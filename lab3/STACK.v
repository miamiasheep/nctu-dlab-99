==> flow/design.v <==
module STACK(
	input CLK, RESET, OP, IN_VALID,
	input [3:0] IN,
	output reg [5:0] OUT,
	output reg OUT_VALID
);
reg [3:0] stack[3:0];
integer top = -1;
integer i;
reg ng;
always @(posedge CLK)
begin
	if (RESET) reset();
	else begin
		if (IN_VALID) begin
			ng = 1;
			case (OP)
				1'b0:
					pop();
				1'b1:
					push();
			endcase
		end
		if (OUT_VALID) begin
			OUT = 0;
			OUT_VALID = 0;
		end else if (!IN_VALID && ng) begin
			ng = 0;
			getresult();
		end
	end
end
task pop;
	begin
		if (top > -1) begin
			stack[top] = 0;
			top = top - 1;
		end
	end
endtask
task push;
	begin
		if (top < 3) begin
			top = top + 1;
			stack[top] = IN;
		end
	end
endtask
task getresult;
	begin
		OUT = 0;
		if (top > -1) begin
			OUT_VALID = 1;
			OUT = stack[0] + stack[1] + stack[2] + stack[3];
		end else
			OUT_VALID = 0;
	end
endtask
task reset;
	begin
		ng = 0;
		top = -1;
		OUT_VALID = 0;
		OUT = 0;
		stack[0] = 0;
		stack[1] = 0;
		stack[2] = 0;
		stack[3] = 0;
	end
endtask
endmodule
== Tool chain data of STACK ==
The steps from the RTL of STACK to its reports follow in flow order.
Line numbers count from 1 in the design file above.
Library cell names are shortened.
A cell with - has no value.
Set-up
  design top: STACK
  clock: CLK
  library: sky130hd
  timing corner: tt_025C_1v80

== Elaborated design ==
Counts by Yosys on the flattened word-level netlist (proc, flatten, opt, wreduce). Print and check cells are left out. Cells with the same type and inputs are merged into one.
Storage and ports
  flip-flop bits (word level): 56
  latch bits: 0
  memory bits (writable): 0
  ROM bits: 0
  word width x clocked read ports: 0
  memory cells: 0
  bits of input ports: 8
  word-level cells: 77
Operators by class
  add/sub/neg operators: 5
  multiply operators: 0
  divide/modulo/power cells: 0
  magnitude comparators: 3
  equality and inequality tests: 6
  shift operators: 0
  mux-type cells: 39
  bitwise logic cells: 2
  reduce/logical cells: 14
Operators with widths (count)
  32-bit two-way mux: 4
  4-bit case mux with 2-bit select: 12
  32-bit by 1-bit > comparator with 1-bit output (second input constant): 2
  32-bit case mux with 2-bit select: 1
  4-bit two-way mux: 16
  32-bit by 2-bit adder with 32-bit output (second input constant): 1
  32-bit by 2-bit subtractor with 32-bit output (second input constant): 1
  32-bit by 3-bit less-than comparator with 1-bit output (second input constant): 1
  3-bit OR reduction: 9
  2-bit equality test (second input constant): 4
  5-bit by 4-bit adder with 6-bit output: 1
  6-bit by 4-bit adder with 6-bit output: 1
  6-bit two-way mux: 1
  4-bit by 4-bit adder with 5-bit output: 1
  1-bit two-way mux: 5
  2-bit by 1-bit equality test with 1-bit output (second input constant): 2
  2-bit logical NOT: 2
  1-bit NOT: 2
  2-bit OR reduction: 1
  1-bit logical AND: 1
  1-bit logical NOT: 1

== Longest topological paths ==
Longest topological path by Yosys (ltp), each cell counted once; first at word level (registers and memories cut), then after technology mapping (sequential cells cut; the memories' decode and read muxes count).
Logic depth
  word-level depth: 12
  ABC_AREA: 0
  gate-level depth with buffers: 18

== After synthesis ==
The flow's flattened synthesis, as Yosys stat reports it; memories are mapped. The netlist is that of the ABC_AREA named above (0 if unset); the other value can give another one.
Synthesis totals
  cell count: 419
  cell area after synthesis: 3530.9 µm²
  sequential part of the area: 1121.1 µm²
  flip-flop cells: 56
  buffers: 25
Cells by type
  dfxtp_1: count 56, area in all 1.12E+03 µm²
  fa_1: count 8, area in all 160.154 µm²
  nand2_1: count 39, area in all 146.39 µm²
  a22o_1: count 14, area in all 122.618 µm²
  xor2_1: count 14, area in all 122.618 µm²
  nand3_1: count 23, area in all 115.11 µm²
  ha_1: count 9, area in all 112.608 µm²
  nor2_1: count 27, area in all 101.347 µm²
  nor3_1: count 18, area in all 90.086 µm²
  and2_1: count 13, area in all 81.328 µm²
  inv_1: count 21, area in all 78.826 µm²
  o21ai_0: count 13, area in all 65.062 µm²
  nand4_1: count 10, area in all 62.56 µm²
  nor4_2: count 5, area in all 62.56 µm²
  and4_1: count 7, area in all 61.309 µm²
  clkbuf_1: count 15, area in all 56.304 µm²
  or3_1: count 9, area in all 56.304 µm²
  mux2i_1: count 5, area in all 50.048 µm²
Other cell types: 44; their cells: 113.

== Path before layout ==
Source: OpenSTA report_checks on the synthesized netlist (no wires, ideal clock, input and output delay 20% of the period each), path of least setup slack; recovery checks are left aside. Register names are those of the netlist, which keeps one name where synthesis merged equal registers.
Timing path post-synthesis
  path type: input port to flip-flop
  from: input port OP
  to: register OUT[4]
  period: 5.69 ns
  external input delay: 1.138 ns
  library setup time: 0.117 ns
  time at the first pin: 1.138 ns
  arrival time: 4.531 ns
  required time: 5.573 ns
  path slack: 1.042 ns
  delay of the path: 3.510 ns
  stages: 16
  buffers on the path: 2
  synthesis period reached: 4.648 ns
"delay of the path" is the arrival time less input delay plus setup time.
"stages": output pins that drive a net of the path, with the launching flip-flop's if there is one; two outputs of one cell count as two.
"synthesis period reached" = period - worst setup slack (recovery checks aside). The figure is calculated, with input and output delays left at 20% of the set period.
Between the ends stands the longest chain of elaborated cells between them, by number of cells; it is not shown to be the way that was timed. Of several equally long chains one is given.
A line is the first line of the expression or statement that the cell stems from. Yosys adds cells for indexed reads and writes and turns some case tables into memories.
On the way, post-synthesis
  path through: clkbuf_1 > and2_1 > clkbuf_1 > nand2_1 > nor4_2 > a22oi_1 > a2bb2o_1 > fa_1 > inv_1 > fa_1 > inv_1 > ha_1 > a21o_1 > a21oi_1 > xnor2_1 > a22o_1
  length of the longest elaborated chain: 8
Ends and longest elaborated chain, post-synthesis
  start: declaration: RTL line 2  | input CLK, RESET, OP, IN_VALID,
  1-bit NOT: RTL line 17  | case (OP)
  4-bit case mux with 2-bit select: RTL line 17
  4-bit two-way mux: RTL line 15  | if (IN_VALID) begin
  4-bit two-way mux: RTL line 13  | if (RESET) reset();
  4-bit by 4-bit adder with 5-bit output: RTL line 54  | OUT = stack[0] + stack[1] + stack[2] + stack[3];
  5-bit by 4-bit adder with 6-bit output: RTL line 54
  6-bit by 4-bit adder with 6-bit output: RTL line 54
  6-bit two-way mux: RTL line 52  | if (top > -1) begin
  end: assignment: RTL line 25  | OUT = 0;
  end: declaration: RTL line 4  | output reg [5:0] OUT,

== Timing after layout ==
From the final timing report of run 1: the path of least setup slack in the routed layout; clock arrival at registers is part of the times.
Timing path after layout
  path type: flip-flop to flip-flop
  from: register (name not given)
  to: register OUT[5]
  period: 4.76 ns
  library setup time: 0.05 ns
  time at the first pin: 0.32 ns
  arrival time: 4.63 ns
  required time: 5.03 ns
  path slack: 0.40 ns
  stages: 18
  buffers on the path: 0
Between the ends stands the longest chain of elaborated cells between them, by number of cells; it is not shown to be the way that was timed. Of several equally long chains one is given.
On the way, after layout
  path through: dfxtp_1 > ha_1 > nor4_1 > nand4_2 > o31ai_2 > and4_1 > a22o_1 > fa_1 > inv_1 > fa_1 > inv_1 > ha_1 > inv_1 > fa_1 > nor2b_1 > o21ai_0 > nand2b_1 > a22o_1
  length of the longest elaborated chain: 12
Ends and longest elaborated chain, after layout
  32-bit by 2-bit adder with 32-bit output: RTL line 44  | top = top + 1;
  2-bit equality test: RTL line 45  | stack[top] = IN;
  3-bit OR reduction
  4-bit case mux with 2-bit select: RTL line 45
  4-bit two-way mux: RTL line 43  | if (top < 3) begin
  4-bit case mux with 2-bit select: RTL line 17  | case (OP)
  4-bit two-way mux: RTL line 15  | if (IN_VALID) begin
  4-bit two-way mux: RTL line 13  | if (RESET) reset();
  4-bit by 4-bit adder with 5-bit output: RTL line 54  | OUT = stack[0] + stack[1] + stack[2] + stack[3];
  5-bit by 4-bit adder with 6-bit output: RTL line 54
  6-bit by 4-bit adder with 6-bit output: RTL line 54
  6-bit two-way mux: RTL line 52  | if (top > -1) begin
  end: assignment: RTL line 25  | OUT = 0;
  end: declaration: RTL line 4  | output reg [5:0] OUT,

Ticket comment

Stored flow runs of STACK (2 of them; Yosys, OpenROAD, sky130hd). They differ in their settings and are not a sequence. Constraints: input delay and output delay 20% of the set period each, output load 0.01 pF.
"achieved clock period (ns)" is the run's clock period less its worst setup slack. It is reckoned from that one timing run; input and output delays stay at 20% of the period that was set.
"worst setup path time (ns)" means the part of the period allowed to the worst setup path (the constraints hold back 20% at inputs and 20% at outputs) less its slack; where the path has registers, the arrival times of their clocks count too.
"finish__power__total": no workload was simulated; the value follows from the tool's default switching activity.

Flow files of run 1
==> flow/run.sh <==
#!/bin/bash
# the make line also repeats the synthesis and layout settings of config.mk as NAME=value (left out here)
make -C /OpenROAD-flow-scripts/flow DESIGN_CONFIG=/design/flow/config.mk WORK_HOME=/design/flow/orfs CLKGATE_MAP_FILE= finish
==> flow/config.mk <==
export PLATFORM = sky130hd
export DESIGN_NAME = STACK
export DESIGN_NICKNAME = STACK
export VERILOG_FILES = /design/flow/design.v
export SDC_FILE = /design/flow/constraint.sdc
export NUM_CORES = 4
export LEC_CHECK = 0
export CAP_MARGIN = 20
export CORE_MARGIN = 2
export CORE_UTILIZATION = 40
export SLEW_MARGIN = 20
==> flow/constraint.sdc <==
create_clock -name core_clock -period 4.76 [get_ports {CLK}]
set_input_delay 0.9520 -clock core_clock [delete_from_list [all_inputs] [get_ports {CLK}]]
set_output_delay 0.9520 -clock core_clock [all_outputs]
set_load 0.01 [all_outputs]

report of run 1
yosys chip area after synthesis (um^2): 3530.9
finish__design__die__area: 9595.2
finish__design__instance__area__stdcell: 3906.2
finish__design__instance__utilization: 0.4523
finish__timing__setup__ws: 0.397
finish__timing__setup__tns: 0.000
finish__timing__hold__ws: 0.502
finish__power__total: 1.156e-03
achieved clock period (ns): 4.363
worst setup path time (ns): 4.36
worst setup path kind: flip-flop to flip-flop

Flow files of run 2
==> flow/run.sh <==
#!/bin/bash
# the make line also repeats the synthesis and layout settings of config.mk as NAME=value (left out here)
make -C /OpenROAD-flow-scripts/flow DESIGN_CONFIG=/design/flow/config.mk WORK_HOME=/design/flow/orfs CLKGATE_MAP_FILE= finish
==> flow/config.mk <==
export PLATFORM = sky130hd
export DESIGN_NAME = STACK
export DESIGN_NICKNAME = STACK
export VERILOG_FILES = /design/flow/design.v
export SDC_FILE = /design/flow/constraint.sdc
export NUM_CORES = 4
export LEC_CHECK = 0
export CAP_MARGIN = 20
export CELL_PAD_IN_SITES_GLOBAL_PLACEMENT = 2
export CORE_MARGIN = 2
export CORE_UTILIZATION = 24
export CTS_CLUSTER_SIZE = 58
export GPL_TIMING_DRIVEN = 1
export MIN_ROUTING_LAYER = met1
export PLACE_DENSITY = 0.53
export SETUP_SLACK_MARGIN = 0.84
export SLEW_MARGIN = 20
==> flow/constraint.sdc <==
create_clock -name core_clock -period 3.54 [get_ports {CLK}]
set_input_delay 0.7080 -clock core_clock [delete_from_list [all_inputs] [get_ports {CLK}]]
set_output_delay 0.7080 -clock core_clock [all_outputs]
set_load 0.01 [all_outputs]

report of run 2
yosys chip area after synthesis (um^2): 3530.9
finish__design__die__area: 15698.8
finish__design__instance__area__stdcell: 4948.5
finish__design__instance__utilization: 0.3418
finish__timing__setup__ws: -0.241
finish__timing__setup__tns: -0.852
finish__timing__hold__ws: 0.495
finish__power__total: 1.904e-03
achieved clock period (ns): 3.781
worst setup path time (ns): 3.78
worst setup path kind: flip-flop to flip-flop
