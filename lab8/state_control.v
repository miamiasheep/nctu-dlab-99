==> flow/design.v <==
`timescale 1ns / 1ps
module state_control(
	input CLK, START, RESET, BTN_PLAYER1, BTN_PLAYER2,
	input [3:0] iSW,
	output [7:0] OLED,
	output reg [8:0] occupied,
	output reg [8:0] symbol
);
localparam IDLE = 2'd0;
localparam PLAYER1 = 2'd1;
localparam PLAYER2 = 2'd2;
localparam FINISH = 2'd3;
localparam NO_WIN = 2'd0;
localparam PLAYER1_WIN = 2'd1;
localparam PLAYER2_WIN = 2'd2;
localparam DRAW_GAME = 2'd3;
reg [1:0] WIN, state;
reg [1:0] next_win, next_state;
assign OLED = {WIN, 4'b0, state};
always @(posedge CLK)
begin
	if (RESET) begin
		state <= IDLE;
		WIN <= NO_WIN;
	end else begin
		state <= next_state;
		WIN <= next_win;
	end
end
reg py1_draw, py2_draw;
always @(*)
begin
	if (iSW > 0 && iSW <= 9 && ~occupied[iSW-1]) begin
		py1_draw = BTN_PLAYER1;
		py2_draw = BTN_PLAYER2;
	end else begin
		py1_draw = 1'b0;
		py2_draw = 1'b0;
	end
end
always @(posedge CLK)
begin
	if (RESET) begin
		occupied = 9'b0;
		symbol = 9'b0;
	end else if (iSW > 0 && iSW <= 9) begin
		if (state == PLAYER1 && py1_draw) begin
			occupied[iSW-1] = 1'b1;
			symbol[iSW-1] = 1'b0;
		end else if (state == PLAYER2 && py2_draw) begin
			occupied[iSW-1] = 1'b1;
			symbol[iSW-1] = 1'b1;
		end
	end
end
reg [8:0] next_occupied, next_symbol;
always @(*)
begin
	next_occupied = occupied;
	next_symbol = symbol;
	if ((state == PLAYER1 && py1_draw) || (state == PLAYER2 && py2_draw))
		next_occupied = occupied | (1'b1 << (iSW-1'b1));
	if (state == PLAYER2 && py2_draw)
		next_symbol = symbol | (1'b1 << (iSW-1'b1));
end
always @(*)
begin
	if (WIN == PLAYER1_WIN)
		next_win = PLAYER1_WIN;
	else if (WIN == PLAYER2_WIN)
		next_win = PLAYER2_WIN;
	else if (WIN == DRAW_GAME)
		next_win = DRAW_GAME;
	else begin
		next_win = NO_WIN;
		if ((state == PLAYER1 && py1_draw) || (state == PLAYER2 && py2_draw)) begin
			if (next_occupied[0] && next_occupied[1] && next_occupied[2])
				if (next_symbol[0] == next_symbol[1] && next_symbol[1] == next_symbol[2])
					if (next_symbol[0])
						next_win = PLAYER2_WIN;
					else
						next_win = PLAYER1_WIN;
			if (next_occupied[3] && next_occupied[4] && next_occupied[5])
				if (next_symbol[3] == next_symbol[4] && next_symbol[4] == next_symbol[5])
					if (next_symbol[3])
						next_win = PLAYER2_WIN;
					else
						next_win = PLAYER1_WIN;
			if (next_occupied[6] && next_occupied[7] && next_occupied[8])
				if (next_symbol[6] == next_symbol[7] && next_symbol[7] == next_symbol[8])
					if (next_symbol[6])
						next_win = PLAYER2_WIN;
					else
						next_win = PLAYER1_WIN;
			if (next_occupied[0] && next_occupied[3] && next_occupied[6])
				if (next_symbol[0] == next_symbol[3] && next_symbol[3] == next_symbol[6])
					if (next_symbol[0])
						next_win = PLAYER2_WIN;
					else
						next_win = PLAYER1_WIN;
			if (next_occupied[1] && next_occupied[4] && next_occupied[7])
				if (next_symbol[1] == next_symbol[4] && next_symbol[4] == next_symbol[7])
					if (next_symbol[1])
						next_win = PLAYER2_WIN;
					else
						next_win = PLAYER1_WIN;
			if (next_occupied[2] && next_occupied[5] && next_occupied[8])
				if (next_symbol[2] == next_symbol[5] && next_symbol[5] == next_symbol[8])
					if (next_symbol[2])
						next_win = PLAYER2_WIN;
					else
						next_win = PLAYER1_WIN;
			if (next_occupied[0] && next_occupied[4] && next_occupied[8])
				if (next_symbol[0] == next_symbol[4] && next_symbol[4] == next_symbol[8])
					if (next_symbol[0])
						next_win = PLAYER2_WIN;
					else
						next_win = PLAYER1_WIN;
			if (next_occupied[2] && next_occupied[4] && next_occupied[6])
				if (next_symbol[2] == next_symbol[4] && next_symbol[4] == next_symbol[6])
					if (next_symbol[2])
						next_win = PLAYER2_WIN;
					else
						next_win = PLAYER1_WIN;
			if (next_win == NO_WIN && next_occupied == 9'b111111111)
				next_win = DRAW_GAME;
		end
	end
end
always @(*)
begin
	case (state)
		IDLE:
			if (START)
				next_state = PLAYER1;
			else
				next_state = IDLE;
		PLAYER1:
			if (py1_draw)
				if (next_win)
					next_state = FINISH;
				else
					next_state = PLAYER2;
			else
				next_state = PLAYER1;
		PLAYER2:
			if (py2_draw)
				if (next_win)
					next_state = FINISH;
				else
					next_state = PLAYER1;
			else
				next_state = PLAYER2;
		default: next_state = FINISH;
	endcase
end
endmodule
Reports on state_control:

Tool output for the design above, in the order of the flow.
Line numbers count from 1 in the design file above.
Operators: Yosys type, input widths -> output width; for muxes data width and select width s.
Cell names lack the library's common part.
A cell with - has no value.

* top module: state_control
* clock port: CLK
* cell library: sky130hd
* corner: tt_025C_1v80

Word-level counts:

Source: Yosys, flattened and elaborated, memories not mapped. Widths are those after wreduce. Registers that Yosys merges into a memory's read port (data or address) are not register bits. Print and check cells do not count.

* $lt $le $gt $ge: 2
* reduce/logical cells: 35
* equality and inequality tests: 22
* bitwise operators: 9
* mux-type cells: 52
* add/subtract/negate cells: 3
* shifts and indexed selects: 4

Operator list (number)
* $mux 2: 41
* $shift 1x33->9 const A: 2
* $mux 9: 6
* $or 9x9->9: 5
* $neg 32->33: 1
* $shiftx 9x32->1: 1
* $logic_and 1x1->1: 29
* $and 9x9->9: 2
* $eq 1x1->1: 16
* $shl 1x4->9 const A: 1
* $eq 9x9->1 const B: 1
* $not 9->9: 1
* $eq 2x2->1 const B: 3
* $pmux 2 s3: 1
* $sub 4x1->5 const B: 1
* $eq 2x1->1 const B: 2
* $logic_not 2->1: 2
* $reduce_bool 2->1: 2
* $sub 4x1->4 const B: 1
* $gt 4x1->1 const B: 1
* $le 4x4->1 const B: 1
* $mux 1: 4
* $reduce_and 2->1: 1
* $logic_or 1x1->1: 1
* $not 1->1: 1

* input port bits: 9
* elaborated cells: 131
* register bits after elaboration: 22
* output and inout bits: 26

Depth:

Longest topological path by Yosys (ltp), each cell counted once; first at word level (registers and memories cut), then after technology mapping (sequential cells cut; the memories' decode and read muxes count).

* word-level depth: 48
* ABC_AREA: 0
* gate-level depth with buffers: 19

Netlist:

Source: synth_stat.txt of the flow (Yosys; design flattened, memories mapped). It holds for the ABC_AREA given above (unset counts as 0); a run with the other value may have another netlist.

* sequential area: 440.4 um^2
* flip-flop cells: 22
* mapped area: 2332.2 um^2
* cell count: 291
* buffers: 18

Cells by type
* dfxtp_1: number 22, area in all 440.422 um^2
* ha_1: number 14, area in all 175.168 um^2
* nor2_1: number 36, area in all 135.13 um^2
* a21oi_1: number 16, area in all 80.077 um^2
* a41o_1: number 7, area in all 70.067 um^2
* nor3_1: number 13, area in all 65.062 um^2
* nand2_1: number 17, area in all 63.811 um^2
* buf_4: number 8, area in all 60.058 um^2
* a31oi_1: number 8, area in all 50.048 um^2
* inv_1: number 13, area in all 48.797 um^2
* mux4_2: number 2, area in all 45.043 um^2
* nand3_1: number 9, area in all 45.043 um^2
* and2_1: number 7, area in all 43.792 um^2
* nor4_1: number 7, area in all 43.792 um^2
* mux2i_1: number 4, area in all 40.038 um^2
* a211o_1: number 4, area in all 35.034 um^2
* a31o_2: number 4, area in all 35.034 um^2
* a41oi_1: number 4, area in all 35.034 um^2

Not listed: further types 51, cells in them 96.

Timing after synthesis:

OpenSTA on the mapped netlist: ideal clock, no wires. The path of least setup slack (recovery checks aside). Input and output delay are each 20% of the period. Register names are those of the netlist, which keeps one name where synthesis merged equal registers.

* path kind: input port to flip-flop
* start: input iSW[0]
* end: register (name not given)
* required time: 5.172 ns
* path delay: 3.843 ns
* buffers on the path: 3
* clock period: 5.3 ns
* input delay: 1.060 ns
* slack: 0.397 ns
* launch time at the first pin: 1.060 ns
* arrival: 4.775 ns
* setup time: 0.128 ns
* driving pins on the path: 17
* synthesis period reached: 4.903 ns

"path delay" = arrival - input delay + setup time.
"driving pins on the path" counts driving pins, that of a launching flip-flop among them; a cell with two outputs on the path counts twice.
"synthesis period reached" = period - worst setup slack (recovery checks aside). The figure is calculated, with input and output delays left at 20% of the set period.

* cells stage by stage: buf_6 buf_2 inv_2 ha_1 buf_2 o41ai_2 nand3_1 ha_1 or4b_2 nor4_1 nand4b_1 a211o_1 or3_1 nor2_1 nand3_1 mux2i_1 nor2_1

Ends and longest elaborated chain, after synthesis
* start, declared: line 4 `input [3:0] iSW,`

Chain of elaborated cells between the ends: none given.

Path in the finished layout:

From the final timing report of stored run 1: the path of least setup slack in the routed layout; clock arrival at registers is part of the times.

* path kind: input port to flip-flop
* start: input iSW[0]
* end: register state[1]
* setup time: 0.10 ns
* arrival: 3.94 ns
* input delay: 0.58 ns
* slack: -0.89 ns
* buffers on the path: 5
* driving pins on the path: 19
* required time: 3.04 ns
* clock period: 2.88 ns
* launch time at the first pin: 0.58 ns

Between the ends stands the longest chain of elaborated cells between them, by number of cells; it is not shown to be the way that was timed. Of several equally long chains one is given.
Each line given opens the expression or statement behind the cell; cells for indexed reads and writes are added by Yosys, which also makes memories of some case tables.

* cells stage by stage: buf_8 inv_6 buf_6 ha_4 buf_6 buf_12 xor2_4 inv_1 ha_1 nor3b_1 a41o_1 a21oi_1 buf_4 or4_1 a211o_1 a21oi_1 o221a_2 and4b_1 a31oi_1
* length of the longest elaborated chain: 48

Ends and longest elaborated chain, post-layout
* start, declared: line 4 `input [3:0] iSW,`
* $sub 4x1->5: line 33 `if (iSW > 0 && iSW <= 9 && ~occupied[iSW-1]) begin`
* $shiftx 9x32->1: line 33
* $not 1->1: line 33
* $logic_and 1x1->1: line 33
* $mux 1: line 33
* $logic_and 1x1->1: line 63 `if (state == PLAYER2 && py2_draw)`
* $mux 9: line 63
* [34 not listed]
* $mux 2: line 72 `else if (WIN == DRAW_GAME)`
* $mux 2: line 70 `else if (WIN == PLAYER2_WIN)`
* $mux 2: line 68 `if (WIN == PLAYER1_WIN)`
* $reduce_bool 2->1: line 148 `if (next_win)`
* $mux 2: line 148
* $mux 2: line 147 `if (py2_draw)`
* $pmux 2 s3: line 132 `case (state)`
* end, assigned: line 23 `state <= IDLE;`
* end, assigned: line 26 `state <= next_state;`
* end, declared: line 17 `reg [1:0] WIN, state;`

Record of 2 stored runs of the RTL-to-layout flow on state_control, platform sky130hd. The runs are unordered. Constraints: input delay and output delay 20% of the set period each, output load 0.01 pF.
"clock period reached" is the run's clock period less its worst setup slack. It is reckoned from that one timing run; input and output delays stay at 20% of the period that was set.

### Stored run 1

==> flow/run.sh <==
#!/bin/bash
# the make line also repeats the synthesis and layout settings of config.mk as NAME=value (left out here)
make -C /OpenROAD-flow-scripts/flow DESIGN_CONFIG=/design/flow/config.mk WORK_HOME=/design/flow/orfs CLKGATE_MAP_FILE= finish
==> flow/config.mk <==
export PLATFORM = sky130hd
export DESIGN_NAME = state_control
export DESIGN_NICKNAME = state_control
export VERILOG_FILES = /design/flow/design.v
export SDC_FILE = /design/flow/constraint.sdc
export NUM_CORES = 4
export LEC_CHECK = 0
export CAP_MARGIN = 20
export CORE_MARGIN = 2
export CORE_UTILIZATION = 27
export GPL_TIMING_DRIVEN = 1
export MAX_ROUTING_LAYER = met4
export PLACE_DENSITY_LB_ADDON = 0.22
export SLEW_MARGIN = 20
==> flow/constraint.sdc <==
create_clock -name core_clock -period 2.88 [get_ports {CLK}]
set_input_delay 0.5760 -clock core_clock [delete_from_list [all_inputs] [get_ports {CLK}]]
set_output_delay 0.5760 -clock core_clock [all_outputs]
set_load 0.01 [all_outputs]

Results of stored run 1:
- Die outline area: 9397.4 um^2
- Post-layout utilization: 52.8 %
- Clock period reached: 3.771 ns
- Worst setup slack after layout: -0.891 ns
- Standard-cell area of the final layout: 4385.5 um^2
- Chip area in the Yosys report: 2332.2 um^2
- Total negative setup slack: -11.199 ns

### Stored run 2

==> flow/run.sh <==
#!/bin/bash
# the make line also repeats the synthesis and layout settings of config.mk as NAME=value (left out here)
make -C /OpenROAD-flow-scripts/flow DESIGN_CONFIG=/design/flow/config.mk WORK_HOME=/design/flow/orfs CLKGATE_MAP_FILE= finish
==> flow/config.mk <==
export PLATFORM = sky130hd
export DESIGN_NAME = state_control
export DESIGN_NICKNAME = state_control
export VERILOG_FILES = /design/flow/design.v
export SDC_FILE = /design/flow/constraint.sdc
export NUM_CORES = 4
export LEC_CHECK = 0
export CAP_MARGIN = 5
export CELL_PAD_IN_SITES_GLOBAL_PLACEMENT = 3
export CORE_ASPECT_RATIO = 1.01
export CORE_MARGIN = 2
export CORE_UTILIZATION = 17
export MIN_ROUTING_LAYER = met2
export PLACE_DENSITY_LB_ADDON = 0.17
export SLEW_MARGIN = 20
==> flow/constraint.sdc <==
create_clock -name core_clock -period 3.41 [get_ports {CLK}]
set_input_delay 0.6820 -clock core_clock [delete_from_list [all_inputs] [get_ports {CLK}]]
set_output_delay 0.6820 -clock core_clock [all_outputs]
set_load 0.01 [all_outputs]

Results of stored run 2:
- Die outline area: 14671.5 um^2
- Post-layout utilization: 34.1 %
- Clock period reached: 3.963 ns
- Worst setup slack after layout: -0.553 ns
- Standard-cell area of the final layout: 4625.7 um^2
- Chip area in the Yosys report: 2332.2 um^2
- Total negative setup slack: -6.166 ns
